==> flow/design.v <==
interface apb_interface (
    input       pclk,
    input       preset_n
);
logic   [2 : 0]         paddr;
logic                   psel;
logic                   penable;
logic                   pwrite;
logic   [15 : 0]        pwdata;
logic                   pready;
logic   [15 : 0]        prdata;
modport master (
input   pclk,
        preset_n,
        pready,
        prdata,
output  paddr,
        psel,
        penable,
        pwrite,
        pwdata
);
modport slave (
input   pclk,
        preset_n,
        paddr,
        psel,
        penable,
        pwrite,
        pwdata,
output  pready,
        prdata
);
endinterface
module dualport_mock_mem #(
    parameter   DATA_WIDTH      =   256,
    parameter   ADDR_WIDTH      =   10
) (
    input                           clk,
    input                           w_en,
    input   [ADDR_WIDTH - 1 : 0]    w_addr,
    inout   [DATA_WIDTH - 1 : 0]    w_data,
    input   [ADDR_WIDTH - 1 : 0]    r_addr,
    output  [DATA_WIDTH - 1 : 0]    r_data
);
reg [DATA_WIDTH - 1: 0] mem [ADDR_WIDTH - 1 : 0];
assign  r_data = mem[w_data];
always_ff @(posedge clk)
    if ( w_en )     mem[w_addr] <= w_data;
endmodule
# Tool chain data of dualport_mock_mem
# The steps from the RTL of dualport_mock_mem to its reports follow in flow order.
# Lines are those of the file above, counted from 1.
# Operators carry their Yosys type and port widths (W data, S select, Z words).
# A cell with - has no value.
[setup] top_module="dualport_mock_mem" clk_port="clk" lib="sky130hd" pvt_corner="tt_025C_1v80"

# After elaboration
# Source: Yosys, flattened and elaborated, memories not mapped. Widths are those after wreduce; folded enables and synchronous resets count as part of the registers. Registers that Yosys merges into a memory's read port (data or address) are not register bits. Print and check cells do not count. Equal cells are merged and count once.
# Memory sizes are those after Yosys's memory passes, which may raise the word count (mostly to a power of two), join words into wider ones and drop unused or constant bits.
[word_totals] reg_bits=0 latch_bits=0 ram_bits=2560 rom_bits=0 clocked_rd_ports_x_width=0 mem_count=1 in_bits=22 output_inout_bits=512 wordCells=4
[classes] n_addsub=0 multipliers=0 n_div=0 compare=0 equal=0 shifts=0 muxes=3 bitwise=0 n_reduce_logical=0
[memory_table] name="mem" size=10 word_bits=256 rd=1 wr=1 line=46 rtl="reg [DATA_WIDTH - 1: 0] mem [ADDR_WIDTH - 1 : 0];"
[op_table] cell="$mux W256" count=1
[op_table] cell="$mux W4" count=1
[op_table] cell="$mux W1" count=1

# Logic depth
# Longest topological path by Yosys (ltp), each cell counted once; first at word level (registers and memories cut), then after technology mapping (sequential cells cut; the memories' decode and read muxes count).
[depth] depth_word=1 abc_area=0 mapped_depth=8

# Synthesis result
# The flow's flattened synthesis, as Yosys stat reports it; memories are mapped. The netlist is that of the ABC_AREA named above (0 if unset); the other value can give another one.
# The area totals of this step are shown rounded.
[types] cell_type="sky130_fd_sc_hd__edfxtp_1" count=2560 type_area_um2=7.69E+04
[types] cell_type="sky130_fd_sc_hd__mux2_2" count=630 type_area_um2=7.09E+03
[types] cell_type="sky130_fd_sc_hd__mux2i_1" count=520 type_area_um2=5.2E+03
[types] cell_type="sky130_fd_sc_hd__o22ai_1" count=447 type_area_um2=2.8E+03
[types] cell_type="sky130_fd_sc_hd__mux4_2" count=65 type_area_um2=1.46E+03
[types] cell_type="sky130_fd_sc_hd__o31a_1" count=130 type_area_um2=1.14E+03
[types] cell_type="sky130_fd_sc_hd__nand2_1" count=258 type_area_um2=968.429
[types] cell_type="sky130_fd_sc_hd__o31ai_1" count=126 type_area_um2=945.907
[types] cell_type="sky130_fd_sc_hd__buf_6" count=55 type_area_um2=619.344
[types] cell_type="sky130_fd_sc_hd__clkbuf_1" count=132 type_area_um2=495.475
[types] cell_type="sky130_fd_sc_hd__nor2b_1" count=65 type_area_um2=406.64
[types] cell_type="sky130_fd_sc_hd__buf_4" count=44 type_area_um2=330.317
[types] cell_type="sky130_fd_sc_hd__buf_2" count=44 type_area_um2=220.211
[types] cell_type="sky130_fd_sc_hd__buf_1" count=28 type_area_um2=105.101
[types] cell_type="sky130_fd_sc_hd__nor2_1" count=7 type_area_um2=26.275
[types] cell_type="sky130_fd_sc_hd__nand2b_1" count=4 type_area_um2=25.024
[types] cell_type="sky130_fd_sc_hd__buf_8" count=1 type_area_um2=15.014
[types] cell_type="sky130_fd_sc_hd__nand3b_1" count=2 type_area_um2=15.014
# Other cell types: 3; their cells: 5.
[synth_totals] cells=5123 mapped_area_um2=98800 ffs=2560 buf_cells=304

# Path before layout
# OpenSTA on the mapped netlist: ideal clock, no wires. The path of least setup slack (recovery checks aside). Input and output delay are each 20% of the period. Register names are those of the netlist, which keeps one name where synthesis merged equal registers.
[synth_timing] path_type="input to register" startpoint="input port w_addr[2]" endpoint="memory mem[0][0]" clock_period_ns=21.9 t_first_pin_ns=4.380 arrival_time_ns=22.115 t_required_ns=20.710 setup_slack_ns=-1.405 delay_ns=18.925 path_stages=2 period_less_setup_slack_ns=23.305
# "delay_ns" = arrival - input delay + setup time.
# "path_stages" counts driving pins, that of a launching flip-flop among them; a cell with two outputs on the path counts twice.
# "period_less_setup_slack_ns" = period - worst setup slack (recovery checks aside). The figure is calculated, with input and output delays left at 20% of the set period.
# Between the ends stands the longest chain of elaborated cells between them, by number of cells; it is not shown to be the way that was timed. Of several equally long chains one is given.
# Each line given opens the expression or statement behind the cell; cells for indexed reads and writes are added by Yosys, which also makes memories of some case tables.
[synth_via] path_cell_list="sky130_fd_sc_hd__or3b_2 sky130_fd_sc_hd__nor3_1" elab_chain_cells=1 cone_cells=1
[synth_lines] element="from (decl)" line=41 rtl="input   [ADDR_WIDTH - 1 : 0]    w_addr,"
[synth_lines] element="$mux W4" line=49 rtl="if ( w_en )     mem[w_addr] <= w_data;"
[synth_lines] element="to (decl)" line=46 rtl="reg [DATA_WIDTH - 1: 0] mem [ADDR_WIDTH - 1 : 0];"

Appendix: runs

Record of 2 stored runs of the RTL-to-layout flow on dualport_mock_mem, platform sky130hd. The runs are unordered. Constraints: input delay and output delay 20% of the set period each, output load 0.01 pF.
[run 1] settings: period_ns=35.0, CORE_UTILIZATION=56, SETUP_SLACK_MARGIN=-0.33, PLACE_DENSITY=0.77, CORE_ASPECT_RATIO=0.98, GPL_TIMING_DRIVEN=0, GPL_ROUTABILITY_DRIVEN=0, CTS_CLUSTER_SIZE=38, CTS_CLUSTER_DIAMETER=224, MIN_ROUTING_LAYER=met2, CAP_MARGIN=20, CORE_MARGIN=2, SLEW_MARGIN=20
[run 1] result: did not finish, routing stopped with RSZ-0074
[run 2] settings: period_ns=32.4, CORE_UTILIZATION=72, SETUP_SLACK_MARGIN=5.0, PLACE_DENSITY_LB_ADDON=0.08, CORE_ASPECT_RATIO=0.53, CELL_PAD_IN_SITES_GLOBAL_PLACEMENT=1, CELL_PAD_IN_SITES_DETAIL_PLACEMENT=1, GPL_ROUTABILITY_DRIVEN=0, CTS_CLUSTER_SIZE=10, CAP_MARGIN=15, CORE_MARGIN=2, SLEW_MARGIN=20
[run 2] result: did not finish, clock tree synthesis stopped with DPL-0033
