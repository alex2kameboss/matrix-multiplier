==> flow/design.v <==
interface apb_interface (
    input       pclk,
    input       preset_n
);
logic   [2 : 0]         paddr;
logic                   psel;
logic                   penable;
logic                   pwrite;
logic   [15 : 0]        pwdata;
logic                   pready;
logic   [15 : 0]        prdata;
modport master (
input   pclk,
        preset_n,
        pready,
        prdata,
output  paddr,
        psel,
        penable,
        pwrite,
        pwdata
);
modport slave (
input   pclk,
        preset_n,
        paddr,
        psel,
        penable,
        pwrite,
        pwdata,
output  pready,
        prdata
);
endinterface
module data_sequencer # (
    parameter  DATA_INPUT_WIDTH     = 256   ,
    parameter  DATA_OUTPUT_WIDTH    = 32     
) (
    input                                   clk     ,
    input                                   reset_n ,
    input                                   valid_i ,
    input       [DATA_INPUT_WIDTH - 1 : 0]  data_i  ,
    output  reg                             accepted,
    output      [DATA_OUTPUT_WIDTH - 1 : 0] data_o  ,
    output  reg                             valid_o 
);
localparam COUNTER_LIMIT = DATA_INPUT_WIDTH / DATA_OUTPUT_WIDTH;
logic   [DATA_INPUT_WIDTH - 1 : 0]      data;
logic   [$clog2(COUNTER_LIMIT) - 1 : 0] counter;
logic                                   done;
assign done = counter == COUNTER_LIMIT - 1'b1;
assign data_o = data[DATA_OUTPUT_WIDTH - 1 : 0];
always_ff @( posedge clk or negedge reset_n )
    if ( ~reset_n )                     data <= 'd0;        else
    if ( valid_i & ~valid_o )           data <= data_i;     else
    if ( valid_o )                      data <= { {DATA_OUTPUT_WIDTH{1'b0}}, data[DATA_INPUT_WIDTH - 1 : DATA_OUTPUT_WIDTH] };
always_ff @( posedge clk or negedge reset_n )
    if ( ~reset_n )                     accepted <= 'd0;     else
    if ( valid_o )                      accepted <= 'd0;     else
    if ( valid_i & ~valid_o)            accepted <= 'd1;
always_ff @( posedge clk or negedge reset_n )
    if ( ~reset_n )                     valid_o <= 'd0;     else
    if ( done )                         valid_o <= 'd0;     else
    if ( valid_i )                      valid_o <= 'd1;     
always_ff @( posedge clk or negedge reset_n )
    if ( ~reset_n )                     counter <= 'd0;     else
    if ( done )                         counter <= 'd0;     else
    if ( valid_o )                      counter <= counter + 1'b1;
endmodule
# [Step by step through the tools: data_sequencer]
# Tool output for the design above, in the order of the flow.
# Lines are those of the file above, counted from 1.
# Operators: Yosys type, input widths -> output width; for muxes data width and select width s.
# Cell names lack the library's common part.
# Not given: n/a
[inputs] top="data_sequencer" clock_port="clk" lib="sky130hd" corner="tt_025C_1v80"

# [After elaboration]
# Source: Yosys, flattened and elaborated, memories not mapped. Widths are those after wreduce. Registers that Yosys merges into a memory's read port (data or address) are not register bits. Print and check cells do not count. Equal cells are merged and count once.
[bits] regBits=261 latchBits=0 mem_bits_rw=0 mem_bits_ro=0 clocked_rd_ports_x_width=0 memories=0 inputBits=259 out_inout_bits=34 wordCells=19
[classes] addsub=1 mul=0 div_mod_pow=0 cmp=0 equal=1 n_shift=0 n_mux=8 logic=2 reduce_and_logical=3
[ops] cell="$mux 256" count=2
[ops] cell="$reduce_bool 2->1" count=3
[ops] cell="$mux 3" count=2
[ops] cell="$mux 1" count=4
[ops] cell="$add 3x1->3 const B" count=1
[ops] cell="$eq 3x3->1 const B" count=1
[ops] cell="$and 1x1->1" count=1
[ops] cell="$not 1->1" count=1

# [Longest topological paths]
# Depth = most cells in a row (Yosys ltp): at word level without a register or memory, in the mapped netlist without a sequential cell, where the memories' decode and read muxes count.
[logic_depth] word_depth=4 ABC_AREA=0 ltp_mapped=5 ltp_nobuf=4

# [After synthesis]
# Source: synth_stat.txt of the flow (Yosys; design flattened, memories mapped). It holds for the ABC_AREA given above (unset counts as 0); a run with the other value may have another netlist.
[synth_totals] mapped_cells=1124 synth_area_um2=12055.3 seq_area_um2=6531.3 ff_cells=261 n_buf=115
[by_type] cell="dfrtp_1" count=261 type_area_um2=6.53E+03
[by_type] cell="mux2i_1" count=256 type_area_um2=2.56E+03
[by_type] cell="o21ai_1" count=175 type_area_um2=875.84
[by_type] cell="nand2_1" count=224 type_area_um2=840.806
[by_type] cell="buf_4" count=37 type_area_um2=277.766
[by_type] cell="o21ai_0" count=50 type_area_um2=250.24
[by_type] cell="buf_6" count=21 type_area_um2=236.477
[by_type] cell="clkbuf_1" count=38 type_area_um2=142.637
[by_type] cell="nor2_1" count=36 type_area_um2=135.13
[by_type] cell="buf_2" count=15 type_area_um2=75.072
[by_type] cell="ha_1" count=3 type_area_um2=37.536
[by_type] cell="mux2_2" count=3 type_area_um2=33.782
[by_type] cell="buf_8" count=2 type_area_um2=30.029
[by_type] cell="clkbuf_8" count=1 type_area_um2=13.763
[by_type] cell="o31a_1" count=1 type_area_um2=8.758
[by_type] cell="buf_1" count=1 type_area_um2=3.754

# [Timing after synthesis]
# Path of least setup slack by OpenSTA after synthesis, without wires, with an ideal clock, recovery checks aside; 20% of the period is set as input and as output delay. Where synthesis merged equal registers, the netlist keeps one of their names.
[synth_timing] kind="register to register" from="reg counter[0]" to="reg counter[0]" tclk_ns=2.04 setup_time_ns=0.125 launch_ns=0.000 arrival_time_ns=1.292 t_required_ns=1.915 slack_ns=0.623 path_delay_ns=1.417 driving_pins=5 n_path_buf=0 period_less_setup_slack_ns=1.417
# "path_delay_ns" = arrival - input delay + setup time.
# "driving_pins" counts driving pins, that of a launching flip-flop among them; a cell with two outputs on the path counts twice.
# "period_less_setup_slack_ns" is the clock period less the worst setup slack; recovery checks do not enter. This is arithmetic on one report: input and output delays are still those of the set period (20% each).
# Between the ends stands the longest chain of elaborated cells between them, by number of cells; it is not shown to be the way that was timed. Of several equally long chains one is given.
# Each line given opens the expression or statement behind the cell; cells for indexed reads and writes are added by Yosys, which also makes memories of some case tables.
# At most two assigning lines are given for a register; there are more.
[synth_via] cell_sequence="dfrtp_1 > ha_1 > ha_1 > nor2_1 > mux2_2" elab_chain_len=3 cone_cells=5 lines_between=3 classes_between="1 x add/sub; 1 x eq/ne; 2 x mux; 1 x reduce/logical"
[synth_rtl] item="start, declared" line=49 source="logic   [$clog2(COUNTER_LIMIT) - 1 : 0] counter;"
[synth_rtl] item="start, assigned" line=66 source="if ( ~reset_n )                     counter <= 'd0;     else"
[synth_rtl] item="start, assigned" line=68 source="if ( valid_o )                      counter <= counter + 1'b1;"
[synth_rtl] item="$add 3x1->3" line=68
[synth_rtl] item="$mux 3" line=68
[synth_rtl] item="$mux 3" line=67 source="if ( done )                         counter <= 'd0;     else"
[synth_rtl] item="end, assigned" line=67
[synth_rtl] item="end, assigned" line=68
[synth_rtl] item="end, declared" line=49

# [Path in the finished layout]
# Path of least setup slack in the final report of flow run 1 (OpenROAD, finished layout, wires in). Where an end is a register, its clock arrival counts in the times.
[layout_timing] kind="register to output" from="reg valid_o" to="out valid_o" tclk_ns=2.14 out_delay_ns=0.43 launch_ns=0.54 arrival_time_ns=1.60 t_required_ns=1.71 slack_ns=0.12 driving_pins=2 n_path_buf=1
# At most two assigning lines are given for a register; there are more.
[layout_via] cell_sequence="dfrtp_4 > clkdlybuf4s50_1" elab_chain_len=0 cone_cells=0 lines_between=0
[layout_rtl] item="start, declared" line=45 source="output  reg                             valid_o"
[layout_rtl] item="start, assigned" line=62 source="if ( ~reset_n )                     valid_o <= 'd0;     else"
[layout_rtl] item="start, assigned" line=63 source="if ( done )                         valid_o <= 'd0;     else"
[layout_rtl] item="end, declared" line=45

Hand-over note for data_sequencer

Top module data_sequencer; platform sky130hd; tools Yosys and OpenROAD; 2 stored runs in no particular order. Input and output delays are each 20% of the period that was set; the output load is 0.01 pF.
"achievedPeriod_ns" means the clock period less the worst setup slack. The figure is calculated, with input and output delays left at 20% of the set period.
"worst_path_allowed_less_slack_ns" is the time allowed to the run's worst setup path (the clock period less input and output delay, where it has them) less its slack. Clock arrival times count: a late capture clock shortens it, a late launch clock lengthens it.
"fin_power_w": no workload was simulated; the value follows from the tool's default switching activity.

[flow] flow run 1: files
==> flow/run.sh <==
#!/bin/bash
# the make line also repeats the synthesis and layout settings of config.mk as NAME=value (left out here)
make -C /OpenROAD-flow-scripts/flow DESIGN_CONFIG=/design/flow/config.mk WORK_HOME=/design/flow/orfs CLKGATE_MAP_FILE= finish
==> flow/config.mk <==
export PLATFORM = sky130hd
export DESIGN_NAME = data_sequencer
export DESIGN_NICKNAME = data_sequencer
export VERILOG_FILES = /design/flow/design.v
export SDC_FILE = /design/flow/constraint.sdc
export NUM_CORES = 4
export LEC_CHECK = 0
export CAP_MARGIN = 20
export CORE_MARGIN = 3
export CORE_UTILIZATION = 35
export GPL_ROUTABILITY_DRIVEN = 0
export MAX_ROUTING_LAYER = met4
export MIN_ROUTING_LAYER = met1
export PLACE_DENSITY_LB_ADDON = 0.06
export SLEW_MARGIN = 0
export TNS_END_PERCENT = 35
==> flow/constraint.sdc <==
create_clock -name core_clock -period 2.14 [get_ports {clk}]
set_input_delay 0.4280 -clock core_clock [delete_from_list [all_inputs] [get_ports {clk}]]
set_output_delay 0.4280 -clock core_clock [all_outputs]
set_load 0.01 [all_outputs]

[flow] flow run 1: metrics
[metrics] worst_path_allowed_less_slack_ns = 1.60
[metrics] timing.worst_path_kind = register to output
[metrics] synth_chip_area_um2 = 12055.3
[metrics] fin_power_w = 0.016885
[metrics] timing.setup.tns_ns = 0.000
[metrics] finalCellArea_um2 = 16091.7
[metrics] design_die_area_um2 = 36706.7
[metrics] achievedPeriod_ns = 2.025
[metrics] util_pct = 47.8
[metrics] final_setup_ws_ns = 0.115

[flow] flow run 2: files
==> flow/run.sh <==
#!/bin/bash
# the make line also repeats the synthesis and layout settings of config.mk as NAME=value (left out here)
make -C /OpenROAD-flow-scripts/flow DESIGN_CONFIG=/design/flow/config.mk WORK_HOME=/design/flow/orfs CLKGATE_MAP_FILE= finish
==> flow/config.mk <==
export PLATFORM = sky130hd
export DESIGN_NAME = data_sequencer
export DESIGN_NICKNAME = data_sequencer
export VERILOG_FILES = /design/flow/design.v
export SDC_FILE = /design/flow/constraint.sdc
export NUM_CORES = 4
export LEC_CHECK = 0
export CAP_MARGIN = 20
export CORE_MARGIN = 2
export CORE_UTILIZATION = 40
export SLEW_MARGIN = 20
==> flow/constraint.sdc <==
create_clock -name core_clock -period 1.1 [get_ports {clk}]
set_input_delay 0.2200 -clock core_clock [delete_from_list [all_inputs] [get_ports {clk}]]
set_output_delay 0.2200 -clock core_clock [all_outputs]
set_load 0.01 [all_outputs]

[flow] flow run 2: metrics
[metrics] finalCellArea_um2 = 17275.3
[metrics] synth_chip_area_um2 = 12055.3
[metrics] final_setup_ws_ns = -0.288
[metrics] fin_power_w = 0.036237
[metrics] worst_path_allowed_less_slack_ns = 1.17
[metrics] timing.worst_path_kind = register to output
[metrics] achievedPeriod_ns = 1.388
[metrics] util_pct = 58.3
[metrics] design_die_area_um2 = 31543.5
[metrics] timing.setup.tns_ns = -39.297

End of note.
